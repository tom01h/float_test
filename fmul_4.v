==> flow/design.v <==
module fmul
  (
   input             clk,
   input             reset,
   input             req,
   input [31:0]      x,
   input [31:0]      y,
   output reg [31:0] rslt,
   output reg [4:0]  flag
   );
   integer           i;
   reg [31:0]        xh;
   wire [2:0]    br0 = {xh[1:0],1'b0};
   wire [2:0]    br1 = xh[3:1];
   wire [2:0]    br2 = xh[5:3];
   wire [2:0]    br3 = xh[15:13];
   wire [2:0]    br4 = xh[17:15];
   wire [2:0]    br5 = xh[19:17];
   wire [35:0]   by0, by1, by2;
   wire [35:0]   by3, by4, by5;
   wire          ng0 = (br0[2:1]==2'b10)|(br0[2:0]==3'b110);
   wire          ng1 = (br1[2:1]==2'b10)|(br1[2:0]==3'b110);
   reg           ng2;
   wire          ng3 = (br3[2:1]==2'b10)|(br3[2:0]==3'b110);
   wire          ng4 = (br4[2:1]==2'b10)|(br4[2:0]==3'b110);
   reg           ng5;
   wire [23:0]   fracy;
   booth booth0(.i(1'b0), .y_signed(1'b0), .br(br0), .y({fracy,8'h00}), .by(by0));
   booth booth1(.i(1'b1), .y_signed(1'b0), .br(br1), .y({fracy,8'h00}), .by(by1));
   booth booth2(.i(1'b1), .y_signed(1'b0), .br(br2), .y({fracy,8'h00}), .by(by2));
   booth booth3(.i(1'b1), .y_signed(1'b0), .br(br3), .y({fracy,8'h00}), .by(by3));
   booth booth4(.i(1'b1), .y_signed(1'b0), .br(br4), .y({fracy,8'h00}), .by(by4));
   booth booth5(.i(1'b1), .y_signed(1'b0), .br(br5), .y({fracy,8'h00}), .by(by5));
   reg [50:18]   ms;
   reg [64:0]    m;
   wire [7:0]    expx = (x[30:23]==8'h00) ? 8'h01 : x[30:23];
   wire [7:0]    expy = (y[30:23]==8'h00) ? 8'h01 : y[30:23];
   reg [9:0]     expr;
   reg           subn;
   wire          sgnr = x[31]^y[31];
   wire [23:0]   fracx = {(x[30:23]!=8'h00),x[22:0]};
   assign        fracy = {(y[30:23]!=8'h00),y[22:0]};
   wire [25:0]   fracr;
   wire [30:0]   guard;
   wire          rnd;
   wire [5:0]    nrmsft;                                         
   wire [56:0]   nrmi,nrm0,nrm1,nrm2,nrm3,nrm4,nrm5;
   wire [5:0]    snci;
   wire [4:0]    snc5;
   wire [3:0]    snc4;
   wire [2:0]    snc3;
   wire [1:0]    snc2;
   wire          snc1;
   assign nrmsft[5] = snci[5] & (~(|nrmi[56:24])|(&nrmi[56:24]));
   assign nrmsft[4] = snc5[4] & (~(|nrm5[56:40])|(&nrm5[56:40]));
   assign nrmsft[3] = snc4[3] & (~(|nrm4[56:48])|(&nrm4[56:48]));
   assign nrmsft[2] = snc3[2] & (~(|nrm3[56:52])|(&nrm3[56:52]));
   assign nrmsft[1] = snc2[1] & (~(|nrm2[56:54])|(&nrm2[56:54]));
   assign nrmsft[0] = snc1    & (~(|nrm1[56:55])|(&nrm1[56:55]));
   assign snci[5:0] = (expr[8:6]!=3'h0)    ? 6'h3f : expr[5:0];
   assign snc5[4:0] = (snci[5]&~nrmsft[5]) ? 5'h1f : snci[4:0];
   assign snc4[3:0] = (snc5[4]&~nrmsft[4]) ? 4'hf  : snc5[3:0];
   assign snc3[2:0] = (snc4[3]&~nrmsft[3]) ? 3'h7  : snc4[2:0];
   assign snc2[1:0] = (snc3[2]&~nrmsft[2]) ? 2'h3  : snc3[1:0];
   assign snc1      = (snc2[1]&~nrmsft[1]) ? 1'h1  : snc2[0];
   assign {fracr[25:0],guard[30:0]} = (subn) ? {1'b0,{26{1'b0}},m[55:28],(|m[27:0])}
                                             : {1'b0,m[55:2],|m[1:0]};
   assign nrmi = {fracr,guard};
   assign nrm5 = (~nrmsft[5]) ? nrmi : {nrmi[24:0], 32'h0000};
   assign nrm4 = (~nrmsft[4]) ? nrm5 : {nrm5[40:0], 16'h0000};
   assign nrm3 = (~nrmsft[3]) ? nrm4 : {nrm4[48:0], 8'h00};
   assign nrm2 = (~nrmsft[2]) ? nrm3 : {nrm3[52:0], 4'h0};
   assign nrm1 = (~nrmsft[1]) ? nrm2 : {nrm2[54:0], 2'b00};
   assign nrm0 = (~nrmsft[0]) ? nrm1 : {nrm1[55:0], 1'b0};
   wire [1:0] ssn = {nrm0[30],(|nrm0[29:0])};
   wire [2:0] grsn = {nrm0[32:31],(|ssn)};
   assign rnd = (grsn[1:0]==2'b11)|(grsn[2:1]==2'b11);
   wire [9:0]  expn = expr-nrmsft+(nrm0[56]^nrm0[55]);  
   always @ (posedge clk) begin
      if(req) begin
         subn <= 1'b0;
         expr <= expx + expy - 127 + 1;
         i<=5;
         xh<={8'h00,(x[30:23]!=8'h00),x[22:0]};
      end else if(i>=2) begin  
         ng2 <= (br2[2:1]==2'b10)|(br2[2:0]==3'b110);
         ng5 <= (br5[2:1]==2'b10)|(br5[2:0]==3'b110);
         case(i)
           5: begin
              ms[50:26] <= {3'b000,by0[35:14]}+{1'b0,by1[35:12]}+{1'b0,by2[33:10]};
              ms[25:18] <= 8'h00;
              m[64:8] <= {7'h00,by3[35:0],               by0[13:0]}+
                         {5'h00,by4[35:0],1'b0,ng3,      by1[11:0],1'b0,ng0}+
                         {3'h0 ,by5[35:0],1'b0,ng4,2'b00,by2[ 9:0],1'b0,ng1,2'b00};
              m[7:0]  <= 8'h00;
           end
           4,3: begin
              ms[50:26] <= {3'b000,ms[50],~ms[50],ms[49:30]}+{1'b0,by1[35:12]}+{1'b0,by2[33:10]};
              ms[25:18] <= ms[29:22];
              m[64:8] <= {3'b000, m[64], ~m[64], m[63:12]}+
                         {5'h00,by4[35:0],1'b0,ng5,      by1[11:0],1'b0,ng2}+
                         {3'h0 ,by5[33:0],1'b0,ng4,2'b00,by2[ 9:0],1'b0,ng1,2'b00};
              m[7:0]  <= m[11:4];
           end
           2: begin
              m[64:0] <= m[64:0]+
                         {1'b0,by4[35:0],1'b0,ng5,26'h0}+
                         {       ms[50], ~ms[50], ms[49:18],1'b0,ng2,12'h0000};
              if((expr==0)|expr[9])begin
                 expr <= expr+26;
                 subn <= 1'b1;
              end
           end
         endcase
         i<=i-1;
         xh<={4'h0,xh[31:4]};
      end
   end
   always @(*) begin
      rslt[31] = sgnr;
      flag = 0;
      if((x[30:23]==8'hff)&(x[22:0]!=0))begin
         rslt = x|32'h00400000;
         flag[4]=~x[22]|((y[30:23]==8'hff)&~y[22]&(y[21:0]!=0));
      end else if((y[30:23]==8'hff)&(y[22:0]!=0))begin
         rslt = y|32'h00400000;
         flag[4]=~y[22]|((x[30:23]==8'hff)&~x[22]&(x[21:0]!=0));
      end else if(x[30:23]==8'hff)begin
         if(y[30:0]==0)begin
            rslt = 32'hffc00000;
            flag[4] = 1'b1;
         end else begin
            rslt[31:0] = {x[31]^y[31],x[30:0]};
         end
      end else if(y[30:23]==8'hff)begin
         if(x[30:0]==0)begin
            rslt = 32'hffc00000;
            flag[4] = 1'b1;
         end else begin
            rslt[31:0] = {x[31]^y[31],y[30:0]};
         end
      end else if({fracr,guard}==0)begin
         rslt[30:0] = 31'h00000000;
      end else if(expn[9])begin
         rslt[30:0] = 31'h00000000;
         flag[0] = 1'b1;
         flag[1] = 1'b1;
      end else if((expn[8:0]>=9'h0ff)&(~expn[9]))begin
         rslt[30:0] = 31'h7f800000;
         flag[0] = 1'b1;
         flag[2] = 1'b1;
      end else begin
         rslt[30:0] = {expn[7:0],nrm0[54:32]}+rnd;
         flag[0]=|grsn[1:0];
         flag[1]=((rslt[30:23]==8'h00)|((expn[7:0]==8'h00)&~ssn[1]))&(flag[0]);
         flag[2]=(rslt[30:23]==8'hff);
      end
   end
endmodule
module booth
  (
   input             i,
   input             y_signed,
   input [2:0]       br,
   input [31:0]      y,
   output reg [35:0] by
   );
   wire              S = ((br==3'b000)|(br==3'b111)) ? 1'b0 : (y[31]&y_signed)^br[2] ;
   always @(*) begin
      case(br)
        3'b000: by[32:0] =  {33{1'b0}};
        3'b001: by[32:0] =  {y[31]&y_signed,y[31:0]};
        3'b010: by[32:0] =  {y[31]&y_signed,y[31:0]};
        3'b011: by[32:0] =  {y[31:0],1'b0};
        3'b100: by[32:0] = ~{y[31:0],1'b0};
        3'b101: by[32:0] = ~{y[31]&y_signed,y[31:0]};
        3'b110: by[32:0] = ~{y[31]&y_signed,y[31:0]};
        3'b111: by[32:0] =  {33{1'b0}};
      endcase
      if(i) by[35:33] = {2'b01,~S};
      else  by[35:33] = {~S,S,S};
   end
endmodule
## From RTL to reports: fmul

The steps from the RTL of fmul to its reports follow in flow order.
Lines are those of the file above, counted from 1.
Operators: Yosys type, input widths -> output width; for muxes data width and select width s.
Cell names lack the library's common part.
A cell with - has no value.

| design | value |
|---|---|
| top | fmul |
| clock | clk |
| cell library | sky130hd |
| timing corner | tt_025C_1v80 |

## Word-level counts

Counts by Yosys on the flattened word-level netlist (proc, flatten, opt, wreduce; memories kept). Register bits leave out memories and registers merged into their read ports (data or address). Print and check cells are left out. Cells with the same type and inputs are merged into one.

| word-level totals | value |
|---|---|
| flip-flop bits (word level) | 167 |
| input bits | 67 |
| output and inout bits | 37 |
| cells after elaboration | 279 |

| operators by class | value |
|---|---|
| add/sub/neg operators | 18 |
| order comparisons | 2 |
| equality and inequality tests | 52 |
| multiplexer cells | 64 |
| bitwise gates (word level) | 70 |
| reduce/logical cells | 63 |

Operator list:

| operator | number |
|---|---|
| $pmux 33 s5 | 5 |
| $mux 57 | 6 |
| $pmux 57 s3 | 1 |
| $mux 32 | 5 |
| $pmux 33 s4 | 1 |
| $mux 31 | 4 |
| $add 65x48->65 | 1 |
| $add 65x63->65 | 1 |
| $eq 32x2->1 const B | 2 |
| $eq 32x3->1 const B | 2 |
| $logic_not 31->1 | 2 |
| $eq 3x3->1 const B | 20 |
| $logic_not 57->1 | 1 |
| $add 55x52->56 | 1 |
| $add 54x51->55 | 1 |
| $mux 55 | 1 |
| $add 52x53->54 | 1 |
| $add 49x51->52 | 1 |
| $add 24x24->25 | 2 |
| $pmux 25 s2 | 1 |
| $add 22x23->24 | 2 |
| $mux 24 | 2 |
| $reduce_bool 23->1 | 2 |
| $reduce_bool 22->1 | 2 |
| $mux 10 | 4 |
| $reduce_or 2->1 | 18 |
| $not 32->33 | 1 |
| $not 33->33 | 1 |

Not listed: further kinds 48, cells in them 178.

## Depth

Yosys ltp: most cells in a row. Word level: on the elaborated netlist, between registers, memories and ports. Mapped: between sequential cells and ports; inverters and the memories' decode and read muxes count.

| depth | value |
|---|---|
| word-level depth | 46 |
| ABC_AREA | 0 |
| gate-level depth with buffers | 42 |
| depth with buffers taken out | 37 |

## After synthesis

Yosys stat after the flow's synthesis: flattened, memories mapped to cells. It holds for the ABC_AREA given above (unset counts as 0); a run with the other value may have another netlist.

Cell types:

| cell type | number | area in all (um^2) |
|---|---|---|
| edfxtp_1 | 134 | 4.02E+03 |
| ha_1 | 272 | 3.4E+03 |
| fa_1 | 151 | 3.02E+03 |
| xnor2_1 | 230 | 2.01E+03 |
| inv_1 | 349 | 1.31E+03 |
| nor2_1 | 319 | 1.2E+03 |
| a21oi_1 | 238 | 1.19E+03 |
| o21ai_0 | 234 | 1.17E+03 |
| mux2i_1 | 105 | 1.05E+03 |
| nand2_1 | 281 | 1.05E+03 |
| xor2_1 | 109 | 954.666 |
| a21o_1 | 90 | 675.648 |
| clkbuf_1 | 177 | 664.387 |
| dfxtp_1 | 33 | 660.634 |
| a22oi_1 | 77 | 578.054 |
| mux2_2 | 48 | 540.518 |
| o221ai_1 | 55 | 481.712 |
| nor3_1 | 77 | 385.37 |

Not listed: further types 82, cells in them 877.

| synthesis totals | value |
|---|---|
| standard cells after synthesis | 3856 |
| chip area (Yosys) | 30541.8 um^2 |
| sequential area | 4684.5 um^2 |
| flip-flops | 167 |
| buffer cells | 230 |

By module: a second synthesis without flattening, with its own total; a netlist apart from the flattened one above.

| unflattened totals | value |
|---|---|
| cell total of the unflattened synthesis | 3890 |
| area (unflattened synthesis) | 32200.9 um^2 |

Rows give one instance, submodules left out.

Modules:

| module | instances | cells | area (um^2) | seq. area (um^2) |
|---|---|---|---|---|
| fmul | 1 | 3122 | 26608.0 | 4684.5 |
| booth | 6 | 128 | 932.1 | 0.0 |

## Worst setup path after synthesis

OpenSTA on the mapped netlist: ideal clock, no wires. The path of least setup slack (recovery checks aside). Input and output delay are each 20% of the period. Register names are those of the netlist, which keeps one name where synthesis merged equal registers.

| path post-synthesis | value |
|---|---|
| kind | reg2out |
| from | register m[15] |
| to | output port rslt[21] |
| period | 15.9 ns |
| output delay | 3.180 ns |
| time at the first pin | 0.000 ns |
| data arrival time | 8.349 ns |
| data required time | 12.720 ns |
| path slack | 4.371 ns |
| delay of the path | 8.349 ns |
| stages | 39 |
| buffers on the path | 4 |
| synthesis period reached | 11.529 ns |

"delay of the path" = arrival - input delay + setup time.
A path that ends at an output port has no setup time.
"stages" counts driving pins, that of a launching flip-flop among them; a cell with two outputs on the path counts twice.
"synthesis period reached" is the clock period less the worst setup slack; recovery checks do not enter. This is arithmetic on one report: input and output delays are still those of the set period (20% each).
The rows between start and end are the longest chain of elaborated cells between them; the timing report does not say that the signal goes this way. Where chains are equally long, one stands for them.
Each line given opens the expression or statement behind the cell; cells for indexed reads and writes are added by Yosys, which also makes memories of some case tables.
At most two assigning lines are given for a register; there are more.

| between the ends, post-synthesis | value |
|---|---|
| cell sequence | edfxtp_1 or4_1 nor4_1 o211ai_1 a41oi_2 and3_1 buf_4 inv_2 or4_4 a21oi_2 mux2_2 nand3_4 mux2_2 o211a_1 a31oi_1 inv_2 clkbuf_1 clkbuf_1 [... 3 more ...] fa_1 a21o_1 a21oi_1 o21bai_1 a21oi_1 inv_1 a21oi_1 nor2_1 nor2_1 xnor2_1 a31oi_1 and2_1 clkbuf_1 nand2_1 or4_1 a21boi_0 nor3_1 a21oi_1 |
| length of the longest elaborated chain | 38 |
| elaborated cells between the ends (all ways) | 64 |
| those cells by class | add/sub (3); compare (1); eq/ne (2); mux (18); logic (27); reduce/logical (13) |

Ends and longest elaborated chain, post-synthesis:

| item | RTL line | source |
|---|---|---|
| from (decl) | 35 | `reg [64:0]    m;` |
| from (assign) | 92 | `m[64:8] <= {7'h00,by3[35:0],               by0[13:0]}+` |
| from (assign) | 100 | `m[64:8] <= {3'b000, m[64], ~m[64], m[63:12]}+` |
| $mux 55 | 66 | `assign {fracr[25:0],guard[30:0]} = (subn) ? {1'b0,{26{1'b0}},m[55:28],(\|m[27:0])}` |
| $mux 57 | 69 | `assign nrm5 = (~nrmsft[5]) ? nrmi : {nrmi[24:0], 32'h0000};` |
| $reduce_or 17->1 | 55 | `assign nrmsft[4] = snc5[4] & (~(\|nrm5[56:40])\|(&nrm5[56:40]));` |
| $not 1->1 | 55 |  |
| $or 1x1->1 | 55 |  |
| $and 1x1->1 | 55 |  |
| $mux 57 | 70 | `assign nrm4 = (~nrmsft[4]) ? nrm5 : {nrm5[40:0], 16'h0000};` |
| [... 24 more ...] | - |  |
| $mux 31 | 148 | `end else if((expn[8:0]>=9'h0ff)&(~expn[9]))begin` |
| $mux 31 | 144 | `end else if(expn[9])begin` |
| $mux 31 | 142 | `end else if({fracr,guard}==0)begin` |
| $mux 31 | 135 | `end else if(y[30:23]==8'hff)begin` |
| $mux 32 | 128 | `end else if(x[30:23]==8'hff)begin` |
| $mux 32 | 125 | `end else if((y[30:23]==8'hff)&(y[22:0]!=0))begin` |
| $mux 32 | 122 | `if((x[30:23]==8'hff)&(x[22:0]!=0))begin` |
| to (decl) | 8 | `output reg [31:0] rslt,` |

## Path in the finished layout

Path of least setup slack in the final report of run 2 (OpenROAD, finished layout, wires in). Where an end is a register, its clock arrival counts in the times.

| path post-layout | value |
|---|---|
| kind | reg2out |
| from | register m[47] |
| to | output port rslt[10] |
| period | 12.9 ns |
| output delay | 2.58 ns |
| time at the first pin | 0.52 ns |
| data arrival time | 9.89 ns |
| data required time | 10.32 ns |
| path slack | 0.43 ns |
| stages | 39 |
| buffers on the path | 4 |

The rows between start and end are the longest chain of elaborated cells between them; the timing report does not say that the signal goes this way. Where chains are equally long, one stands for them.
At most two assigning lines are given for a register; there are more.

| between the ends, post-layout | value |
|---|---|
| cell sequence | edfxtp_1 or3b_1 a222oi_1 buf_4 o211ai_1 a41oi_2 and3_1 buf_4 inv_2 or4_4 a21oi_4 mux2_2 nand3_4 inv_2 o22a_1 a21o_1 a31oi_4 inv_2 [... 3 more ...] ha_1 fa_1 a21o_1 a21oi_2 o21bai_1 a21oi_1 inv_1 a21oi_1 nor2_1 nor2_1 xnor2_1 a31oi_4 and2_4 nand3_2 a21oi_1 a22oi_1 o21ai_2 clkdlybuf4s50_1 |
| length of the longest elaborated chain | 42 |
| elaborated cells between the ends (all ways) | 71 |
| those cells by class | add/sub (3); compare (1); eq/ne (2); mux (19); logic (32); reduce/logical (14) |

Ends and longest elaborated chain, post-layout:

| item | RTL line | source |
|---|---|---|
| from (decl) | 35 | `reg [64:0]    m;` |
| from (assign) | 92 | `m[64:8] <= {7'h00,by3[35:0],               by0[13:0]}+` |
| from (assign) | 100 | `m[64:8] <= {3'b000, m[64], ~m[64], m[63:12]}+` |
| $mux 55 | 66 | `assign {fracr[25:0],guard[30:0]} = (subn) ? {1'b0,{26{1'b0}},m[55:28],(\|m[27:0])}` |
| $reduce_or 33->1 | 54 | `assign nrmsft[5] = snci[5] & (~(\|nrmi[56:24])\|(&nrmi[56:24]));` |
| $not 1->1 | 54 |  |
| $or 1x1->1 | 54 |  |
| $and 1x1->1 | 54 |  |
| $mux 57 | 69 | `assign nrm5 = (~nrmsft[5]) ? nrmi : {nrmi[24:0], 32'h0000};` |
| $reduce_or 17->1 | 55 | `assign nrmsft[4] = snc5[4] & (~(\|nrm5[56:40])\|(&nrm5[56:40]));` |
| [... 28 more ...] | - |  |
| $mux 31 | 148 | `end else if((expn[8:0]>=9'h0ff)&(~expn[9]))begin` |
| $mux 31 | 144 | `end else if(expn[9])begin` |
| $mux 31 | 142 | `end else if({fracr,guard}==0)begin` |
| $mux 31 | 135 | `end else if(y[30:23]==8'hff)begin` |
| $mux 32 | 128 | `end else if(x[30:23]==8'hff)begin` |
| $mux 32 | 125 | `end else if((y[30:23]==8'hff)&(y[22:0]!=0))begin` |
| $mux 32 | 122 | `if((x[30:23]==8'hff)&(x[22:0]!=0))begin` |
| to (decl) | 8 | `output reg [31:0] rslt,` |

Subject: flow runs of fmul

Hi,

Top module fmul; platform sky130hd; tools Yosys and OpenROAD; 2 stored runs in no particular order. Input and output delays are each 20% of the period that was set; the output load is 0.01 pF.
"period achieved" means the clock period less the worst setup slack. The figure is calculated, with input and output delays left at 20% of the set period.
"time of the worst setup path" means the part of the period allowed to the worst setup path (the constraints hold back 20% at inputs and 20% at outputs) less its slack; where the path has registers, the arrival times of their clocks count too.
Settings: - = not set for that run.
Among the results, - means that no value is shown for the run.

| name | run 1 | run 2 |
|---|---|---|
| period_ns | 10.7 | 12.9 |
| CORE_UTILIZATION | 50 | 19 |
| PLACE_DENSITY | 0.73 | - |
| CORE_ASPECT_RATIO | 0.72 | - |
| CELL_PAD_IN_SITES_DETAIL_PLACEMENT | 2 | - |
| TNS_END_PERCENT | 95 | - |
| GPL_TIMING_DRIVEN | 0 | 0 |
| CTS_CLUSTER_SIZE | 19 | - |
| CTS_CLUSTER_DIAMETER | 82 | - |
| CAP_MARGIN | 35 | 20 |
| MAX_ROUTING_LAYER | met4 | - |
| CORE_MARGIN | 2 | 2 |
| SLEW_MARGIN | 20 | 20 |
| HOLD_SLACK_MARGIN | - | 0.12 |
| die outline area (um^2) | - | 163968.0 |
| standard-cell area of the final layout (um^2) | - | 35368.9 |
| worst setup slack after layout (ns) | - | 0.425 |
| time of the worst setup path (ns) | - | 9.89 |
| kind of the worst setup path | - | reg2out |
| Yosys chip area after synthesis (um^2) | - | 30541.8 |
| period achieved (ns) | - | 12.475 |

Run 1: did not finish, placement stopped with DPL-0033

Regards
